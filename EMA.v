==> flow/design.v <==
`timescale 1ns / 1ps
module ema_filter_lut #(
    parameter WIDTH = 8
)(
    input  wire clk,
    input  wire reset,
    input  wire [WIDTH-1:0] x_in,
    output reg  [WIDTH-1:0] y_out
);
    wire [15:0] alpha_val;
    wire [15:0] beta_val;
    reg  [WIDTH-1:0] y_prev;
    ema_lut_alpha alpha_rom(
        .addr(x_in),
        .data(alpha_val)
    );
    ema_lut_beta beta_rom(
        .addr(y_prev),
        .data(beta_val)
    );
    always @(posedge clk or posedge reset) begin
        if (reset) begin
            y_prev <= 0;
            y_out  <= 0;
        end
        else begin
            y_out  <= alpha_val + beta_val;
            y_prev <= y_out;
        end
    end
endmodule
module ema_lut_alpha(
    input  wire [7:0] addr,
    output reg  [15:0] data
);
    always @(*) begin
        case (addr)
            8'd0: data = 16'd0;
            8'd1: data = 16'd0;
            8'd2: data = 16'd0;
            8'd3: data = 16'd0;
            8'd4: data = 16'd1;
            8'd5: data = 16'd1;
            8'd6: data = 16'd1;
            8'd7: data = 16'd1;
            8'd8: data = 16'd2;
            8'd9: data = 16'd2;
            8'd10: data = 16'd2;
            8'd11: data = 16'd2;
            8'd12: data = 16'd3;
            8'd13: data = 16'd3;
            8'd14: data = 16'd3;
            8'd15: data = 16'd3;
            8'd16: data = 16'd4;
            8'd17: data = 16'd4;
            8'd18: data = 16'd4;
            8'd19: data = 16'd4;
            8'd20: data = 16'd5;
            8'd21: data = 16'd5;
            8'd22: data = 16'd5;
            8'd23: data = 16'd5;
            8'd24: data = 16'd6;
            8'd25: data = 16'd6;
            8'd26: data = 16'd6;
            8'd27: data = 16'd6;
            8'd28: data = 16'd7;
            8'd29: data = 16'd7;
            8'd30: data = 16'd7;
            8'd31: data = 16'd7;
            8'd32: data = 16'd8;
            8'd33: data = 16'd8;
            8'd34: data = 16'd8;
            8'd35: data = 16'd8;
            8'd36: data = 16'd9;
            8'd37: data = 16'd9;
            8'd38: data = 16'd9;
            8'd39: data = 16'd9;
            8'd40: data = 16'd10;
            8'd41: data = 16'd10;
            8'd42: data = 16'd10;
            8'd43: data = 16'd10;
            8'd44: data = 16'd11;
            8'd45: data = 16'd11;
            8'd46: data = 16'd11;
            8'd47: data = 16'd11;
            8'd48: data = 16'd12;
            8'd49: data = 16'd12;
            8'd50: data = 16'd12;
            8'd51: data = 16'd12;
            8'd52: data = 16'd13;
            8'd53: data = 16'd13;
            8'd54: data = 16'd13;
            8'd55: data = 16'd13;
            8'd56: data = 16'd14;
            8'd57: data = 16'd14;
            8'd58: data = 16'd14;
            8'd59: data = 16'd14;
            8'd60: data = 16'd15;
            8'd61: data = 16'd15;
            8'd62: data = 16'd15;
            8'd63: data = 16'd15;
            8'd64: data = 16'd16;
            8'd65: data = 16'd16;
            8'd66: data = 16'd16;
            8'd67: data = 16'd16;
            8'd68: data = 16'd17;
            8'd69: data = 16'd17;
            8'd70: data = 16'd17;
            8'd71: data = 16'd17;
            8'd72: data = 16'd18;
            8'd73: data = 16'd18;
            8'd74: data = 16'd18;
            8'd75: data = 16'd18;
            8'd76: data = 16'd19;
            8'd77: data = 16'd19;
            8'd78: data = 16'd19;
            8'd79: data = 16'd19;
            8'd80: data = 16'd20;
            8'd81: data = 16'd20;
            8'd82: data = 16'd20;
            8'd83: data = 16'd20;
            8'd84: data = 16'd21;
            8'd85: data = 16'd21;
            8'd86: data = 16'd21;
            8'd87: data = 16'd21;
            8'd88: data = 16'd22;
            8'd89: data = 16'd22;
            8'd90: data = 16'd22;
            8'd91: data = 16'd22;
            8'd92: data = 16'd23;
            8'd93: data = 16'd23;
            8'd94: data = 16'd23;
            8'd95: data = 16'd23;
            8'd96: data = 16'd24;
            8'd97: data = 16'd24;
            8'd98: data = 16'd24;
            8'd99: data = 16'd24;
            8'd100: data = 16'd25;
            8'd101: data = 16'd25;
            8'd102: data = 16'd25;
            8'd103: data = 16'd25;
            8'd104: data = 16'd26;
            8'd105: data = 16'd26;
            8'd106: data = 16'd26;
            8'd107: data = 16'd26;
            8'd108: data = 16'd27;
            8'd109: data = 16'd27;
            8'd110: data = 16'd27;
            8'd111: data = 16'd27;
            8'd112: data = 16'd28;
            8'd113: data = 16'd28;
            8'd114: data = 16'd28;
            8'd115: data = 16'd28;
            8'd116: data = 16'd29;
            8'd117: data = 16'd29;
            8'd118: data = 16'd29;
            8'd119: data = 16'd29;
            8'd120: data = 16'd30;
            8'd121: data = 16'd30;
            8'd122: data = 16'd30;
            8'd123: data = 16'd30;
            8'd124: data = 16'd31;
            8'd125: data = 16'd31;
            8'd126: data = 16'd31;
            8'd127: data = 16'd31;
            8'd128: data = 16'd32;
            8'd129: data = 16'd32;
            8'd130: data = 16'd32;
            8'd131: data = 16'd32;
            8'd132: data = 16'd33;
            8'd133: data = 16'd33;
            8'd134: data = 16'd33;
            8'd135: data = 16'd33;
            8'd136: data = 16'd34;
            8'd137: data = 16'd34;
            8'd138: data = 16'd34;
            8'd139: data = 16'd34;
            8'd140: data = 16'd35;
            8'd141: data = 16'd35;
            8'd142: data = 16'd35;
            8'd143: data = 16'd35;
            8'd144: data = 16'd36;
            8'd145: data = 16'd36;
            8'd146: data = 16'd36;
            8'd147: data = 16'd36;
            8'd148: data = 16'd37;
            8'd149: data = 16'd37;
            8'd150: data = 16'd37;
            8'd151: data = 16'd37;
            8'd152: data = 16'd38;
            8'd153: data = 16'd38;
            8'd154: data = 16'd38;
            8'd155: data = 16'd38;
            8'd156: data = 16'd39;
            8'd157: data = 16'd39;
            8'd158: data = 16'd39;
            8'd159: data = 16'd39;
            8'd160: data = 16'd40;
            8'd161: data = 16'd40;
            8'd162: data = 16'd40;
            8'd163: data = 16'd40;
            8'd164: data = 16'd41;
            8'd165: data = 16'd41;
            8'd166: data = 16'd41;
            8'd167: data = 16'd41;
            8'd168: data = 16'd42;
            8'd169: data = 16'd42;
            8'd170: data = 16'd42;
            8'd171: data = 16'd42;
            8'd172: data = 16'd43;
            8'd173: data = 16'd43;
            8'd174: data = 16'd43;
            8'd175: data = 16'd43;
            8'd176: data = 16'd44;
            8'd177: data = 16'd44;
            8'd178: data = 16'd44;
            8'd179: data = 16'd44;
            8'd180: data = 16'd45;
            8'd181: data = 16'd45;
            8'd182: data = 16'd45;
            8'd183: data = 16'd45;
            8'd184: data = 16'd46;
            8'd185: data = 16'd46;
            8'd186: data = 16'd46;
            8'd187: data = 16'd46;
            8'd188: data = 16'd47;
            8'd189: data = 16'd47;
            8'd190: data = 16'd47;
            8'd191: data = 16'd47;
            8'd192: data = 16'd48;
            8'd193: data = 16'd48;
            8'd194: data = 16'd48;
            8'd195: data = 16'd48;
            8'd196: data = 16'd49;
            8'd197: data = 16'd49;
            8'd198: data = 16'd49;
            8'd199: data = 16'd49;
            8'd200: data = 16'd50;
            8'd201: data = 16'd50;
            8'd202: data = 16'd50;
            8'd203: data = 16'd50;
            8'd204: data = 16'd51;
            8'd205: data = 16'd51;
            8'd206: data = 16'd51;
            8'd207: data = 16'd51;
            8'd208: data = 16'd52;
            8'd209: data = 16'd52;
            8'd210: data = 16'd52;
            8'd211: data = 16'd52;
            8'd212: data = 16'd53;
            8'd213: data = 16'd53;
            8'd214: data = 16'd53;
            8'd215: data = 16'd53;
            8'd216: data = 16'd54;
            8'd217: data = 16'd54;
            8'd218: data = 16'd54;
            8'd219: data = 16'd54;
            8'd220: data = 16'd55;
            8'd221: data = 16'd55;
            8'd222: data = 16'd55;
            8'd223: data = 16'd55;
            8'd224: data = 16'd56;
            8'd225: data = 16'd56;
            8'd226: data = 16'd56;
            8'd227: data = 16'd56;
            8'd228: data = 16'd57;
            8'd229: data = 16'd57;
            8'd230: data = 16'd57;
            8'd231: data = 16'd57;
            8'd232: data = 16'd58;
            8'd233: data = 16'd58;
            8'd234: data = 16'd58;
            8'd235: data = 16'd58;
            8'd236: data = 16'd59;
            8'd237: data = 16'd59;
            8'd238: data = 16'd59;
            8'd239: data = 16'd59;
            8'd240: data = 16'd60;
            8'd241: data = 16'd60;
            8'd242: data = 16'd60;
            8'd243: data = 16'd60;
            8'd244: data = 16'd61;
            8'd245: data = 16'd61;
            8'd246: data = 16'd61;
            8'd247: data = 16'd61;
            8'd248: data = 16'd62;
            8'd249: data = 16'd62;
            8'd250: data = 16'd62;
            8'd251: data = 16'd62;
            8'd252: data = 16'd63;
            8'd253: data = 16'd63;
            8'd254: data = 16'd63;
            8'd255: data = 16'd63;
        endcase
    end
endmodule
module ema_lut_beta (
    input  wire [7:0] addr,
    output reg  [15:0] data
);
    always @(*) begin
        case (addr)
            8'd0: data = 16'd0;
            8'd1: data = 16'd0;
            8'd2: data = 16'd1;
            8'd3: data = 16'd2;
            8'd4: data = 16'd3;
            8'd5: data = 16'd3;
            8'd6: data = 16'd4;
            8'd7: data = 16'd5;
            8'd8: data = 16'd6;
            8'd9: data = 16'd6;
            8'd10: data = 16'd7;
            8'd11: data = 16'd8;
            8'd12: data = 16'd9;
            8'd13: data = 16'd9;
            8'd14: data = 16'd10;
            8'd15: data = 16'd11;
            8'd16: data = 16'd12;
            8'd17: data = 16'd12;
            8'd18: data = 16'd13;
            8'd19: data = 16'd14;
            8'd20: data = 16'd15;
            8'd21: data = 16'd15;
            8'd22: data = 16'd16;
            8'd23: data = 16'd17;
            8'd24: data = 16'd18;
            8'd25: data = 16'd18;
            8'd26: data = 16'd19;
            8'd27: data = 16'd20;
            8'd28: data = 16'd21;
            8'd29: data = 16'd21;
            8'd30: data = 16'd22;
            8'd31: data = 16'd23;
            8'd32: data = 16'd24;
            8'd33: data = 16'd24;
            8'd34: data = 16'd25;
            8'd35: data = 16'd26;
            8'd36: data = 16'd27;
            8'd37: data = 16'd27;
            8'd38: data = 16'd28;
            8'd39: data = 16'd29;
            8'd40: data = 16'd30;
            8'd41: data = 16'd30;
            8'd42: data = 16'd31;
            8'd43: data = 16'd32;
            8'd44: data = 16'd33;
            8'd45: data = 16'd33;
            8'd46: data = 16'd34;
            8'd47: data = 16'd35;
            8'd48: data = 16'd36;
            8'd49: data = 16'd36;
            8'd50: data = 16'd37;
            8'd51: data = 16'd38;
            8'd52: data = 16'd39;
            8'd53: data = 16'd39;
            8'd54: data = 16'd40;
            8'd55: data = 16'd41;
            8'd56: data = 16'd42;
            8'd57: data = 16'd42;
            8'd58: data = 16'd43;
            8'd59: data = 16'd44;
            8'd60: data = 16'd45;
            8'd61: data = 16'd45;
            8'd62: data = 16'd46;
            8'd63: data = 16'd47;
            8'd64: data = 16'd48;
            8'd65: data = 16'd48;
            8'd66: data = 16'd49;
            8'd67: data = 16'd50;
            8'd68: data = 16'd51;
            8'd69: data = 16'd51;
            8'd70: data = 16'd52;
            8'd71: data = 16'd53;
            8'd72: data = 16'd54;
            8'd73: data = 16'd54;
            8'd74: data = 16'd55;
            8'd75: data = 16'd56;
            8'd76: data = 16'd57;
            8'd77: data = 16'd57;
            8'd78: data = 16'd58;
            8'd79: data = 16'd59;
            8'd80: data = 16'd60;
            8'd81: data = 16'd60;
            8'd82: data = 16'd61;
            8'd83: data = 16'd62;
            8'd84: data = 16'd63;
            8'd85: data = 16'd63;
            8'd86: data = 16'd64;
            8'd87: data = 16'd65;
            8'd88: data = 16'd66;
            8'd89: data = 16'd66;
            8'd90: data = 16'd67;
            8'd91: data = 16'd68;
            8'd92: data = 16'd69;
            8'd93: data = 16'd69;
            8'd94: data = 16'd70;
            8'd95: data = 16'd71;
            8'd96: data = 16'd72;
            8'd97: data = 16'd72;
            8'd98: data = 16'd73;
            8'd99: data = 16'd74;
            8'd100: data = 16'd75;
            8'd101: data = 16'd75;
            8'd102: data = 16'd76;
            8'd103: data = 16'd77;
            8'd104: data = 16'd78;
            8'd105: data = 16'd78;
            8'd106: data = 16'd79;
            8'd107: data = 16'd80;
            8'd108: data = 16'd81;
            8'd109: data = 16'd81;
            8'd110: data = 16'd82;
            8'd111: data = 16'd83;
            8'd112: data = 16'd84;
            8'd113: data = 16'd84;
            8'd114: data = 16'd85;
            8'd115: data = 16'd86;
            8'd116: data = 16'd87;
            8'd117: data = 16'd87;
            8'd118: data = 16'd88;
            8'd119: data = 16'd89;
            8'd120: data = 16'd90;
            8'd121: data = 16'd90;
            8'd122: data = 16'd91;
            8'd123: data = 16'd92;
            8'd124: data = 16'd93;
            8'd125: data = 16'd93;
            8'd126: data = 16'd94;
            8'd127: data = 16'd95;
            8'd128: data = 16'd96;
            8'd129: data = 16'd96;
            8'd130: data = 16'd97;
            8'd131: data = 16'd98;
            8'd132: data = 16'd99;
            8'd133: data = 16'd99;
            8'd134: data = 16'd100;
            8'd135: data = 16'd101;
            8'd136: data = 16'd102;
            8'd137: data = 16'd102;
            8'd138: data = 16'd103;
            8'd139: data = 16'd104;
            8'd140: data = 16'd105;
            8'd141: data = 16'd105;
            8'd142: data = 16'd106;
            8'd143: data = 16'd107;
            8'd144: data = 16'd108;
            8'd145: data = 16'd108;
            8'd146: data = 16'd109;
            8'd147: data = 16'd110;
            8'd148: data = 16'd111;
            8'd149: data = 16'd111;
            8'd150: data = 16'd112;
            8'd151: data = 16'd113;
            8'd152: data = 16'd114;
            8'd153: data = 16'd114;
            8'd154: data = 16'd115;
            8'd155: data = 16'd116;
            8'd156: data = 16'd117;
            8'd157: data = 16'd117;
            8'd158: data = 16'd118;
            8'd159: data = 16'd119;
            8'd160: data = 16'd120;
            8'd161: data = 16'd120;
            8'd162: data = 16'd121;
            8'd163: data = 16'd122;
            8'd164: data = 16'd123;
            8'd165: data = 16'd123;
            8'd166: data = 16'd124;
            8'd167: data = 16'd125;
            8'd168: data = 16'd126;
            8'd169: data = 16'd126;
            8'd170: data = 16'd127;
            8'd171: data = 16'd128;
            8'd172: data = 16'd129;
            8'd173: data = 16'd129;
            8'd174: data = 16'd130;
            8'd175: data = 16'd131;
            8'd176: data = 16'd132;
            8'd177: data = 16'd132;
            8'd178: data = 16'd133;
            8'd179: data = 16'd134;
            8'd180: data = 16'd135;
            8'd181: data = 16'd135;
            8'd182: data = 16'd136;
            8'd183: data = 16'd137;
            8'd184: data = 16'd138;
            8'd185: data = 16'd138;
            8'd186: data = 16'd139;
            8'd187: data = 16'd140;
            8'd188: data = 16'd141;
            8'd189: data = 16'd141;
            8'd190: data = 16'd142;
            8'd191: data = 16'd143;
            8'd192: data = 16'd144;
            8'd193: data = 16'd144;
            8'd194: data = 16'd145;
            8'd195: data = 16'd146;
            8'd196: data = 16'd147;
            8'd197: data = 16'd147;
            8'd198: data = 16'd148;
            8'd199: data = 16'd149;
            8'd200: data = 16'd150;
            8'd201: data = 16'd150;
            8'd202: data = 16'd151;
            8'd203: data = 16'd152;
            8'd204: data = 16'd153;
            8'd205: data = 16'd153;
            8'd206: data = 16'd154;
            8'd207: data = 16'd155;
            8'd208: data = 16'd156;
            8'd209: data = 16'd156;
            8'd210: data = 16'd157;
            8'd211: data = 16'd158;
            8'd212: data = 16'd159;
            8'd213: data = 16'd159;
            8'd214: data = 16'd160;
            8'd215: data = 16'd161;
            8'd216: data = 16'd162;
            8'd217: data = 16'd162;
            8'd218: data = 16'd163;
            8'd219: data = 16'd164;
            8'd220: data = 16'd165;
            8'd221: data = 16'd165;
            8'd222: data = 16'd166;
            8'd223: data = 16'd167;
            8'd224: data = 16'd168;
            8'd225: data = 16'd168;
            8'd226: data = 16'd169;
            8'd227: data = 16'd170;
            8'd228: data = 16'd171;
            8'd229: data = 16'd171;
            8'd230: data = 16'd172;
            8'd231: data = 16'd173;
            8'd232: data = 16'd174;
            8'd233: data = 16'd174;
            8'd234: data = 16'd175;
            8'd235: data = 16'd176;
            8'd236: data = 16'd177;
            8'd237: data = 16'd177;
            8'd238: data = 16'd178;
            8'd239: data = 16'd179;
            8'd240: data = 16'd180;
            8'd241: data = 16'd180;
            8'd242: data = 16'd181;
            8'd243: data = 16'd182;
            8'd244: data = 16'd183;
            8'd245: data = 16'd183;
            8'd246: data = 16'd184;
            8'd247: data = 16'd185;
            8'd248: data = 16'd186;
            8'd249: data = 16'd186;
            8'd250: data = 16'd187;
            8'd251: data = 16'd188;
            8'd252: data = 16'd189;
            8'd253: data = 16'd189;
            8'd254: data = 16'd190;
            8'd255: data = 16'd191;
        endcase
    end
endmodule
### Reports on ema_filter_lut

Tool output for the design above, in the order of the flow.
Line numbers count from 1 in the design file above.
Cell names lack the library's common part.
Not given: -

| set-up | value |
|---|---|
| top module | ema_filter_lut |
| clock port | clk |
| standard-cell library | sky130hd |
| timing corner | tt_025C_1v80 |

### Word level

Yosys after proc, flatten, opt, wreduce and memory -nomap, before mapping. Enables and synchronous resets that opt folds into registers are not counted as muxes. Memory bits, and registers merged into a memory's read port (data or address), are not among the register bits. Print and check cells are not counted. Equal cells are merged and count once.
Yosys's memory passes give these memory sizes; they may raise the number of words (mostly to a power of two), join words into wider ones and drop unused or constant bits.

| word-level totals | value |
|---|---|
| flip-flop bits (word level) | 16 |
| memory bits (read-only) | 3,584 |
| memories | 2 |
| input port bits | 10 |
| output and inout bits | 8 |
| elaborated cells | 5 |

| cells by class | value |
|---|---|
| add/sub/neg operators | 1 |

Memory list:

| name | depth | bits a word | rd ports | write ports | line | text |
|---|---|---|---|---|---|---|
| (name not given) | 256 | 8 | 1 | 0 | 302 | `case (addr)` |
| (name not given) | 256 | 6 | 1 | 0 | 37 | `case (addr)` |

Operator list:

| kind | count |
|---|---|
| adder 8 bit | 1 |

### Logic depth

Yosys ltp: most cells in a row. Word level: on the elaborated netlist, between registers, memories and ports. Mapped: between sequential cells and ports; inverters and the memories' decode and read muxes count.

| depth | value |
|---|---|
| depth after elaboration | 1 |
| ABC_AREA | 0 |
| mapped depth | 10 |
| gate-level depth less buffers | 9 |

### Synthesis result

Source: synth_stat.txt of the flow (Yosys; design flattened, memories mapped). It holds for the ABC_AREA given above (unset counts as 0); a run with the other value may have another netlist.
Totals and module areas in this step are rounded.

Cell types:

| cell | count | total area (um^2) |
|---|---|---|
| dfrtp_1 | 16 | 400.384 |
| ha_1 | 6 | 75.072 |
| xnor2_1 | 7 | 61.309 |
| xor2_1 | 4 | 35.034 |
| a21o_1 | 4 | 30.029 |
| a21oi_1 | 5 | 25.024 |
| o21ai_0 | 5 | 25.024 |
| fa_1 | 1 | 20.019 |
| a21oi_2 | 2 | 17.517 |
| a211oi_1 | 2 | 15.014 |
| a2bb2oi_2 | 1 | 15.014 |
| inv_1 | 4 | 15.014 |
| o21bai_1 | 2 | 15.014 |
| a211oi_2 | 1 | 12.512 |
| nor2b_1 | 2 | 12.512 |
| nand2_1 | 3 | 11.261 |
| nor2_1 | 3 | 11.261 |
| mux2i_1 | 1 | 10.01 |

Not listed: further types 9, cells in them 12.

| synthesis totals | value |
|---|---|
| mapped cells | 81 |
| cell area after synthesis | 878.3 um^2 |
| sequential part of the area | 400.4 um^2 |
| flip-flop cells | 16 |
| buffers | 1 |

By module: a second synthesis without flattening, with its own total; a netlist apart from the flattened one above.

| second synthesis, totals | value |
|---|---|
| cells (unflattened synthesis) | 112 |
| area total of the unflattened synthesis | 1,136 um^2 |

Each row is one instance without its submodules.

By module:

| module | instances | cells | area (um^2) | seq. area (um^2) |
|---|---|---|---|---|
| ema_filter_lut | 1 | 55 | 720.7 | 400.4 |
| ema_lut_beta | 1 | 40 | 291.5 | 0.0 |
| ema_lut_alpha | 1 | 17 | 123.9 | 0.0 |

### Path before layout

Source: OpenSTA report_checks on the synthesized netlist (no wires, ideal clock, input and output delay 20% of the period each), path of least setup slack; recovery checks are left aside. Register names are those of the netlist, which keeps one name where synthesis merged equal registers.

| path post-synthesis | value |
|---|---|
| path kind | register to register |
| start point | reg y_prev[1] |
| end point | reg y_out[6] |
| period | 3.14 ns |
| library setup time | 0.079 ns |
| time at the first pin | 0.000 ns |
| data arrival time | 1.884 ns |
| data required time | 3.061 ns |
| path slack | 1.177 ns |
| path delay | 1.963 ns |
| stages on the path | 9 |
| buffers on the path | 0 |
| period reached after synthesis | 1.963 ns |

"path delay" is the arrival time less input delay plus setup time.
"stages on the path": output pins that drive a net of the path, with the launching flip-flop's if there is one; two outputs of one cell count as two.
"period reached after synthesis" is the clock period less the worst setup slack; recovery checks do not enter. This is arithmetic on one report: input and output delays are still those of the set period (20% each).
Between the ends stands the longest chain of elaborated cells between them, by number of cells; it is not shown to be the way that was timed. Of several equally long chains one is given.
Each line given opens the expression or statement behind the cell; cells for indexed reads and writes are added by Yosys, which also makes memories of some case tables.
The chain passes a memory read, where the word-level depth is cut; so it can be longer than that depth.

| between the ends, post-synthesis | value |
|---|---|
| cell sequence | dfrtp_1 nor2b_1 xnor2_1 ha_1 fa_1 a211oi_1 o21bai_1 a21oi_2 xor2_1 |
| cells in the longest elaborated chain | 2 |
| elaborated cells on any way between the ends | 2 |
| RTL lines with such cells | 2 |
| classes of those cells | add/sub: 1; memory: 1 |

Ends and longest elaborated chain, post-synthesis:

| what | line | text |
|---|---|---|
| start: declaration | 12 | `reg  [WIDTH-1:0] y_prev;` |
| start: assignment | 23 | `y_prev <= 0;` |
| start: assignment | 28 | `y_prev <= y_out;` |
| memory (256 x 8 bit) | 302 | `case (addr)` |
| adder 8 bit | 27 | `y_out  <= alpha_val + beta_val;` |
| end: assignment | 24 | `y_out  <= 0;` |
| end: assignment | 27 |  |
| end: declaration | 8 | `output reg  [WIDTH-1:0] y_out` |

### Timing after layout

Path of least setup slack in the final report of run 1 (OpenROAD, finished layout, wires in). Where an end is a register, its clock arrival counts in the times.

| path post-layout | value |
|---|---|
| path kind | register to register |
| start point | reg y_prev[1] |
| end point | reg y_out[7] |
| period | 2.92 ns |
| library setup time | 0.12 ns |
| time at the first pin | 0.28 ns |
| data arrival time | 2.79 ns |
| data required time | 3.08 ns |
| path slack | 0.29 ns |
| stages on the path | 10 |
| buffers on the path | 0 |

Between the ends stands the longest chain of elaborated cells between them, by number of cells; it is not shown to be the way that was timed. Of several equally long chains one is given.
The chain passes a memory read, where the word-level depth is cut; so it can be longer than that depth.

| between the ends, post-layout | value |
|---|---|
| cell sequence | dfrtp_1 a21oi_2 o21ai_0 o21ai_1 xor2_1 ha_1 nor3_1 nor2_1 a211oi_1 o21ai_0 |
| cells in the longest elaborated chain | 2 |
| elaborated cells on any way between the ends | 2 |
| RTL lines with such cells | 2 |
| classes of those cells | add/sub: 1; memory: 1 |

Ends and longest elaborated chain, post-layout:

| what | line | text |
|---|---|---|
| start: declaration | 12 | `reg  [WIDTH-1:0] y_prev;` |
| start: assignment | 23 | `y_prev <= 0;` |
| start: assignment | 28 | `y_prev <= y_out;` |
| memory (256 x 8 bit) | 302 | `case (addr)` |
| adder 8 bit | 27 | `y_out  <= alpha_val + beta_val;` |
| end: assignment | 24 | `y_out  <= 0;` |
| end: assignment | 27 |  |
| end: declaration | 8 | `output reg  [WIDTH-1:0] y_out` |

==> results <==
Module ema_filter_lut, platform sky130hd: 2 stored runs of the flow (Yosys, OpenROAD) with differing settings, in no particular order. Input and output delays are each 20% of the period that was set; the output load is 0.01 pF.
By "achieved clock period" is meant the clock period of the run minus its worst setup slack. This is arithmetic on one report: input and output delays are still those of the set period (20% each).
"critical path time" is the time allowed to the run's worst setup path (the clock period less input and output delay, where it has them) less its slack. Clock arrival times count: a late capture clock shortens it, a late launch clock lengthens it.
The measured numbers are rounded.

#### Run 1

| setting | value |
|---|---|
| period_ns | `2.92` |
| CORE_UTILIZATION | `45` |
| SETUP_SLACK_MARGIN | `0.05` |
| PLACE_DENSITY | `0.85` |
| CELL_PAD_IN_SITES_DETAIL_PLACEMENT | `2` |
| CTS_CLUSTER_SIZE | `69` |
| SLEW_MARGIN | `35` |
| MAX_ROUTING_LAYER | `met5` |
| CAP_MARGIN | `20` |
| CORE_MARGIN | `2` |

| result | value |
|---|---|
| cell area after synthesis | 878.3 um^2 |
| area of the die | 2,321 um^2 |
| standard-cell area after layout | 1,077 um^2 |
| final design utilization | 60.4 % |
| setup slack of the worst path | 0.290 ns |
| setup total negative slack | 0.000 ns |
| final worst hold slack | 0.410 ns |
| achieved clock period | 2.630 ns |
| critical path time | 2.63 ns |
| kind of the worst setup path | register to register |

#### Run 2

| setting | value |
|---|---|
| period_ns | `3.06` |
| CORE_UTILIZATION | `29` |
| PLACE_DENSITY_LB_ADDON | `0.27` |
| CORE_ASPECT_RATIO | `0.53` |
| CORE_MARGIN | `4` |
| TNS_END_PERCENT | `100` |
| MAX_ROUTING_LAYER | `met4` |
| CAP_MARGIN | `20` |
| SLEW_MARGIN | `20` |

| result | value |
|---|---|
| cell area after synthesis | 878.3 um^2 |
| area of the die | 4,018 um^2 |
| standard-cell area after layout | 1,129 um^2 |
| final design utilization | 39.3 % |
| setup slack of the worst path | 0.843 ns |
| setup total negative slack | 0.000 ns |
| final worst hold slack | 0.373 ns |
| achieved clock period | 2.217 ns |
| critical path time | 2.22 ns |
| kind of the worst setup path | register to register |
